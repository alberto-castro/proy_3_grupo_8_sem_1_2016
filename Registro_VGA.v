==> flow/design.v <==
`timescale 1ns / 1ps
module Registro_VGA(
	input clk,reset,En,
	input [3:0] sel_reg,
	input [7:0] data_save,
	output reg [7:0] seg,min,hora,day,month,year,seg_t,min_t,hora_t
    );
always @(posedge clk)
	begin
	if (reset)
		begin
		seg = 8'b00000000;
		min = 8'b00000000;
		hora = 8'b00000000;
		day = 8'b00000000;
		month = 8'b00000000;
		year = 8'b00000000;
		seg_t = 8'b00000000;
		min_t = 8'b00000000;
		hora_t = 8'b00000000;
		end
	else
	begin
		if(En)
		case (sel_reg)
			4'b0000: seg = data_save;
			4'b0001: min = data_save;
			4'b0010: hora = data_save;
			4'b0011: day = data_save;
			4'b0100: month = data_save;
			4'b0101: year = data_save;
			4'b0110: seg_t = data_save;
			4'b0111: min_t = data_save;
			4'b1000: hora_t = data_save;
			default: 
				begin
				seg = seg;
				min = min;
				hora = hora;
				day = day;
				month = month;
				year = year;
				seg_t = seg_t;
				min_t = min_t;
				hora_t = hora_t;
				end
		endcase
	end
end
endmodule
**Tool chain data of Registro_VGA**

What the tools print for Registro_VGA, step after step.
Line numbers count from 1 in the design file above.
Operators: Yosys type, input widths -> output width; for muxes data width and select width s.
Cell names lack the library's common part.
The mark -- stands for no value.

- Top: Registro_VGA
- Clock port: clk
- Standard-cell library: sky130hd
- Timing corner: tt_025C_1v80

**Word level**

Counts by Yosys on the flattened word-level netlist (proc, flatten, opt, wreduce; memories kept). Register bits leave out memories and registers merged into their read ports (data or address); mux counts leave out enables and synchronous resets folded into registers. Print and check cells are left out. Cells with the same type and inputs are merged into one.

- Add/subtract/negate cells: 0
- Multiply operators: 0
- Div/mod/pow operators: 0
- Order comparisons: 0
- Equality and inequality tests: 8
- Shifts and indexed selects: 0
- Multiplexer cells: 0
- Bitwise operators: 0
- Reductions and logical operators: 10

Operator list:

| kind | count |
|---|---|
| $reduce_and 2->1 | 9 |
| $eq 4x3->1 const B | 4 |
| $eq 4x2->1 const B | 2 |
| $eq 4x1->1 const B | 1 |
| $eq 4x4->1 const B | 1 |
| $logic_not 4->1 | 1 |

- Register bits: 72
- Bits in latches: 0
- Bits in writable memories: 0
- Bits in read-only memories: 0
- Word width x clocked read ports: 0
- Memory cells: 0
- Bits of input ports: 15
- Output and inout port bits: 72
- Elaborated cells: 27

**Longest topological paths**

Yosys ltp: most cells in a row. Word level: on the elaborated netlist, between registers, memories and ports. Mapped: between sequential cells and ports; inverters and the memories' decode and read muxes count.

- Depth in word-level cells: 2
- ABC_AREA: 0
- Gate-level depth with buffers: 5
- Gate-level depth less buffers: 3

**Netlist**

Source: synth_stat.txt of the flow (Yosys; design flattened, memories mapped). It holds for the ABC_AREA given above (unset counts as 0); a run with the other value may have another netlist.
The area totals of this step are shown rounded.

- Cells in the netlist: 260
- Mapped area: 2,868 µm²
- Area of sequential cells: 1,441 µm²
- Flip-flops: 72
- Buffer cells: 20

Cell types:

| cell type | count | area in all (µm²) |
|---|---|---|
| dfxtp_1 | 72 | 1.44E+03 |
| mux2i_1 | 72 | 720.691 |
| nand2b_1 | 80 | 500.48 |
| buf_2 | 10 | 50.048 |
| nand2_2 | 5 | 31.28 |
| clkbuf_1 | 8 | 30.029 |
| nor2b_1 | 2 | 12.512 |
| nor3b_2 | 1 | 12.512 |
| buf_6 | 1 | 11.261 |
| nand3_2 | 1 | 10.01 |
| and3b_1 | 1 | 8.758 |
| nand4b_1 | 1 | 8.758 |
| and2_1 | 1 | 6.256 |
| and3_1 | 1 | 6.256 |
| clkbuf_2 | 1 | 5.005 |
| nand3_1 | 1 | 5.005 |
| nand2_1 | 1 | 3.754 |
| nor2_1 | 1 | 3.754 |

**Timing after synthesis**

Source: OpenSTA report_checks on the synthesized netlist (no wires, ideal clock, input and output delay 20% of the period each), path of least setup slack; recovery checks are left aside. Register names are those of the netlist, which keeps one name where synthesis merged equal registers.

- Path type: input -> register
- Start: in sel_reg[2]
- End: reg day[0]
- Period: 1.45 ns
- Input delay: 0.290 ns
- Setup time: 0.125 ns
- Time at the first pin: 0.290 ns
- Arrival: 1.045 ns
- Required time: 1.325 ns
- Setup slack: 0.280 ns
- Path delay: 0.880 ns
- Stages: 3
- Path buffers: 0
- Synthesis period reached: 1.17 ns

"path delay" is the arrival time less input delay plus setup time.
"stages": output pins that drive a net of the path, with the launching flip-flop's if there is one; two outputs of one cell count as two.
"synthesis period reached" = period - worst setup slack (recovery checks aside). The figure is calculated, with input and output delays left at 20% of the set period.
Between the ends stands the longest chain of elaborated cells between them, by number of cells; it is not shown to be the way that was timed. Of several equally long chains one is given.
A line is the first line of the expression or statement that the cell stems from. Yosys adds cells for indexed reads and writes and turns some case tables into memories.
At most two assigning lines are given for a register; there are more.

- Path through: nor3b_2 > nand3_2 > mux2i_1
- Length of the longest elaborated chain: 2
- Elaborated cells on any way between the ends: 2
- RTL lines with such cells: 1
- Classes of those cells: 1 x eq/ne; 1 x reduce/logical

RTL lines, path after synthesis:

| element | line | RTL |
|---|---|---|
| start: declaration | 4 | `input [3:0] sel_reg,` |
| $eq 4x2->1 | 25 | `case (sel_reg)` |
| $reduce_and 2->1 | -- |  |
| end: assignment | 29 | `4'b0011: day = data_save;` |
| end: assignment | 40 | `day = day;` |
| end: declaration | 6 | `output reg [7:0] seg,min,hora,day,month,year,seg_t,min_t,hora_t` |

**Path in the finished layout**

Path of least setup slack in the final report of run A (OpenROAD, finished layout, wires in). Where an end is a register, its clock arrival counts in the times.

- Path type: register -> output
- Start: reg min_t[1]
- End: out min_t[1]
- Period: 0.916 ns
- Output delay: 0.18 ns
- Time at the first pin: 0.33 ns
- Arrival: 0.79 ns
- Required time: 0.73 ns
- Setup slack: -0.06 ns
- Stages: 2
- Path buffers: 1

At most two assigning lines are given for a register; there are more.

- Path through: dfxtp_2 > buf_6
- Length of the longest elaborated chain: 0
- Elaborated cells on any way between the ends: 0
- RTL lines with such cells: 0

RTL lines, path post-layout:

| element | line | RTL |
|---|---|---|
| start: declaration | 6 | `output reg [7:0] seg,min,hora,day,month,year,seg_t,min_t,hora_t` |
| start: assignment | 33 | `4'b0111: min_t = data_save;` |
| start: assignment | 44 | `min_t = min_t;` |
| end: declaration | 6 |  |

Lab notebook: Registro_VGA

Stored flow runs of Registro_VGA (2 of them; Yosys, OpenROAD, sky130hd). They differ in their settings and are not a sequence. Constraints: input delay and output delay 20% of the set period each, output load 0.01 pF.
By "clock period achieved" is meant the clock period of the run minus its worst setup slack. This is arithmetic on one report: input and output delays are still those of the set period (20% each).
"critical setup path time": the worst setup path's part of the clock period (all of it between registers, 20% less for each end at a port) less its slack. A launch clock that arrives late makes it longer, a capture clock that arrives late makes it shorter.
"power consumption" is the tool's figure for a default switching activity; nothing was simulated.
Measured values are rounded.

### Run A

Settings: `period_ns=0.916`, `CAP_MARGIN=20`, `CORE_MARGIN=2`, `CORE_UTILIZATION=40`, `SLEW_MARGIN=20`

- Yosys chip area after synthesis: 2,868 µm²
- Full die area: 7,862 µm²
- Std-cell area (final layout): 4,686 µm²
- Final utilization: 68.2 %
- Setup slack of the worst path: -0.057 ns
- Worst hold slack in the final report: 0.291 ns
- Power consumption: 0.006588 W
- Clock period achieved: 0.973 ns
- Critical setup path time: 0.79 ns
- Worst setup path kind: register -> output

### Run B

Settings: `period_ns=1.13`, `CORE_UTILIZATION=41`, `SETUP_SLACK_MARGIN=0.05`, `PLACE_DENSITY_LB_ADDON=0.16`, `CELL_PAD_IN_SITES_GLOBAL_PLACEMENT=2`, `GPL_ROUTABILITY_DRIVEN=1`, `CAP_MARGIN=30`, `MIN_ROUTING_LAYER=met2`, `CORE_MARGIN=2`, `SLEW_MARGIN=20`

- Yosys chip area after synthesis: 2,868 µm²
- Full die area: 7,680 µm²
- Std-cell area (final layout): 3,915 µm²
- Final utilization: 57.6 %
- Setup slack of the worst path: 0.087 ns
- Worst hold slack in the final report: 0.298 ns
- Power consumption: 0.004949 W
- Clock period achieved: 1.043 ns
- Critical setup path time: 0.82 ns
- Worst setup path kind: register -> output
